==> flow/design.v <==
`timescale 1ns / 1ps
module reg_files(
	input clk,
	input resetn,
	input [5 - 1:0] waddr, 
	input [5 - 1:0] raddr1, 
	input [5 - 1:0] raddr2, 
	input [3:0] wen, 
	input [32 - 1:0] wdata, 
	output [32 - 1:0] rdata1, 
	output [32 - 1:0] rdata2 
);
reg [31:0] mem [31:0]; 
always@(posedge clk) 
	begin
		if (!resetn)	begin
			mem[0] <= 32'b0;
		end
		else	begin
            mem[waddr][31:24] <= (wen[3]) ? wdata[31:24]: mem[waddr][31:24];
            mem[waddr][23:16] <= (wen[2]) ? wdata[23:16]: mem[waddr][23:16];
            mem[waddr][15:8 ] <= (wen[1]) ? wdata[15:8 ]: mem[waddr][15:8 ];
            mem[waddr][7 :0 ] <= (wen[0]) ? wdata[7 :0 ]: mem[waddr][7 :0 ];
		end
	end
assign rdata1 = (raddr1 == 5'd0) ?32'd0:mem[raddr1];
assign rdata2 = (raddr2 == 5'd0) ?32'd0:mem[raddr2];
endmodule
module reg_hilo(
    input clk,
    input resetn,
    input [1:0] hi_wen,
    input [1:0] lo_wen,
    input [31:0] hi_in,
    input [31:0] lo_in,
    output [31:0] hi,
    output [31:0] lo
);
reg [31:0] reg_hi;
reg [31:0] reg_lo;
always@(posedge clk)
begin
    if(!resetn)
    begin
        reg_hi <= 32'd0;
    end
    else if (hi_wen)
    begin
        reg_hi <= hi_in;
    end
end
always@(posedge clk)
begin
    if(!resetn)
    begin
        reg_lo <= 32'd0;
    end
    else if (lo_wen)
    begin
        reg_lo <= lo_in;
    end
end
assign hi = reg_hi;
assign lo = reg_lo;
endmodule
; ---- Reports on reg_files
; The steps from the RTL of reg_files to its reports follow in flow order.
; Line numbers count from 1 in the design file above.
; Operators: Yosys type, input widths -> output width; for muxes data width and select width s.
; Cell names lack the library's common part.
; The mark - stands for no value.
[inputs]
design = reg_files
clk_port = clk
cell_library = sky130hd
lib_corner = tt_025C_1v80

; ---- Word level
; Yosys after proc, flatten, opt, wreduce and memory -nomap, before mapping. Enables and synchronous resets that opt folds into registers are not counted as muxes. Memory bits, and registers merged into a memory's read port (data or address), are not among the register bits. Print and check cells are not counted. Equal cells are merged and count once.
; Memory sizes are those after Yosys's memory passes, which may raise the word count (mostly to a power of two), join words into wider ones and drop unused or constant bits.
[op_classes]
reduce_and_logical = 7
n_mux = 15
eq_ne = 4
[ops]
columns = operator, n
row1 = $mux 32, 7
row2 = $reduce_or 32->1, 1
row3 = $mux 8, 4
row4 = $logic_not 5->1, 2
row5 = $ne 2x2->1 const B, 4
row6 = $reduce_and 2->1, 4
row7 = $mux 5, 1
row8 = $mux 4, 1
row9 = $mux 1, 2
[bits]
mem_bits_rw = 1024
output_inout_bits = 64
n_memories = 1
regBits = 0
[memory_table]
columns = name, words, width, rd, write_ports, line
row1 = mem, 32, 32, 2, 1, 13  ; reg [31:0] mem [31:0];

; ---- Longest topological paths
; Yosys ltp: most cells in a row. Word level: on the elaborated netlist, between registers, memories and ports. Mapped: between sequential cells and ports; inverters and the memories' decode and read muxes count.
[logic_depth]
word_depth = 4
abc_area = 0
mapped_depth = 8
ltp_nobuf = 4

; ---- After synthesis
; Yosys stat after the flow's synthesis: flattened, memories mapped to cells. It holds for the ABC_AREA given above (unset counts as 0); a run with the other value may have another netlist.
; Totals and module areas in this step are rounded.
[synth_totals]
flip_flops = 1024
cell_count = 2761
mapped_area_mm2 = 0.049
buffers = 237
[types]
columns = type, n
row1 = edfxtp_1, 1024
row2 = mux4_2, 298
row3 = mux2i_1, 320
row4 = mux4_1, 54
row5 = mux2_2, 64
row6 = o221ai_1, 64
row7 = nor2_1, 135
row8 = nand2_1, 129
row9 = a211oi_1, 64
row10 = a22oi_1, 64
row11 = clkbuf_1, 106
row12 = buf_4, 45
row13 = buf_2, 67
row14 = a221oi_2, 22
row15 = a311oi_1, 32
row16 = nor2b_1, 41
row17 = o21ai_0, 48
row18 = a221oi_1, 26
; Not listed: further types 22, cells in them 158.

; ---- Timing after synthesis
; OpenSTA on the mapped netlist: ideal clock, no wires. The path of least setup slack (recovery checks aside). Input and output delay are each 20% of the period. Register names are those of the netlist, which keeps one name where synthesis merged equal registers.
[synth_path]
path_kind = input to output
startpoint = in raddr2[0]
endpoint = out rdata2[6]
period_ns = 3.62
t_first_pin_ns = 0.724
delay_ns = 1.472
path_slack_ns = 0.700
n_path_buf = 3
in_delay_ns = 0.724
path_stages = 6
t_arrival_ns = 2.196
period_less_setup_slack_ns = 2.92
; "delay_ns" = arrival - input delay + setup time.
; At an output port there is no setup time.
; "path_stages" counts driving pins, that of a launching flip-flop among them; a cell with two outputs on the path counts twice.
; "period_less_setup_slack_ns" = period - worst setup slack (recovery checks aside). The figure is calculated, with input and output delays left at 20% of the set period.
; The rows between start and end are the longest chain of elaborated cells between them; the timing report does not say that the signal goes this way. Where chains are equally long, one stands for them.
; A line is the first line of the expression or statement that the cell stems from. Yosys adds cells for indexed reads and writes and turns some case tables into memories.
; A memory read counts as a cell of the chain, while the word-level depth stops at memories.
[synth_via]
cell_sequence = buf_6 -> buf_6 -> buf_2 -> mux4_2 -> a221oi_1 -> a211oi_1
elab_chain_len = 2
cells_between = 3
cone_lines = 2
classes_between = mux (1); reduce/logical (1); memory (1)
[synth_lines]
columns = item, line
row1 = start: declaration, 7  ; input [5 - 1:0] raddr2,
row2 = $mem_v2 32x32, 13  ; reg [31:0] mem [31:0];
row3 = $mux 32, 27  ; assign rdata2 = (raddr2 == 5'd0) ?32'd0:mem[raddr2];
row4 = end: declaration, 11  ; output [32 - 1:0] rdata2

; ---- Worst path after layout
; Path of least setup slack in the final report of flow run 1 (OpenROAD, finished layout, wires in). Where an end is a register, its clock arrival counts in the times.
[layout_path]
path_kind = input to output
startpoint = in raddr1[1]
endpoint = out rdata1[16]
path_slack_ns = -0.03
t_first_pin_ns = 0.66
n_path_buf = 5
period_ns = 3.28
t_arrival_ns = 2.65
in_delay_ns = 0.66
path_stages = 8
; The rows between start and end are the longest chain of elaborated cells between them; the timing report does not say that the signal goes this way. Where chains are equally long, one stands for them.
; A memory read counts as a cell of the chain, while the word-level depth stops at memories.
[layout_via]
cell_sequence = buf_16 -> buf_12 -> buf_12 -> buf_6 -> mux4_2 -> o2111ai_1 -> a311oi_2 -> clkdlybuf4s15_1
elab_chain_len = 2
cells_between = 3
cone_lines = 2
classes_between = mux (1); reduce/logical (1); memory (1)
[layout_lines]
columns = item, line
row1 = start: declaration, 6  ; input [5 - 1:0] raddr1,
row2 = $mem_v2 32x32, 13  ; reg [31:0] mem [31:0];
row3 = $mux 32, 26  ; assign rdata1 = (raddr1 == 5'd0) ?32'd0:mem[raddr1];
row4 = end: declaration, 10  ; output [32 - 1:0] rdata1,

; Record of 2 stored runs of the RTL-to-layout flow on reg_files, platform sky130hd. The runs are unordered. Constraints: input delay and output delay 20% of the set period each, output load 0.01 pF.
; "clock_period_reached_ns": clock period set for the run, less the worst setup slack. It is reckoned from that one timing run; input and output delays stay at 20% of the period that was set.
; "timing.worst_path_ns" is the time allowed to the run's worst setup path (the clock period less input and output delay, where it has them) less its slack. Clock arrival times count: a late capture clock shortens it, a late launch clock lengthens it.
; "power_total_mw": no workload was simulated; the value follows from the tool's default switching activity.
; Results are given in rounded form.

[flow run 1: settings]
period_ns = 3.28
CORE_UTILIZATION = 38
CORE_ASPECT_RATIO = 1.16
CELL_PAD_IN_SITES_DETAIL_PLACEMENT = 0
CTS_CLUSTER_SIZE = 10
SLEW_MARGIN = 15
CAP_MARGIN = 20
CORE_MARGIN = 2
[flow run 1: results]
final_cell_area_mm2 = 0.061
layout_utilization_pct = 48
clock_period_reached_ns = 3.306
timing.worst_path_ns = 1.99
worst_setup_path_type = input to output
tns_ns = -0.039
die_footprint_mm2 = 0.13
setup_ws_ns = -0.026
yosys.chip_area_mm2 = 0.049
power_total_mw = 30
hold_worst_slack_ns = 0.85

[flow run 2: settings]
period_ns = 4.46
CORE_UTILIZATION = 28
SETUP_SLACK_MARGIN = 0.4
PLACE_DENSITY_LB_ADDON = 0.05
CORE_ASPECT_RATIO = 0.68
CORE_MARGIN = 7
CELL_PAD_IN_SITES_GLOBAL_PLACEMENT = 3
GPL_TIMING_DRIVEN = 0
GPL_ROUTABILITY_DRIVEN = 0
CTS_CLUSTER_DIAMETER = 205
CAP_MARGIN = 35
MAX_ROUTING_LAYER = met4
SLEW_MARGIN = 20
[flow run 2: results]
final_cell_area_mm2 = 0.06
layout_utilization_pct = 35
clock_period_reached_ns = 4.183
timing.worst_path_ns = 2.40
worst_setup_path_type = input to output
tns_ns = 0.000
die_footprint_mm2 = 0.19
setup_ws_ns = 0.28
yosys.chip_area_mm2 = 0.049
power_total_mw = 23
hold_worst_slack_ns = 0.99
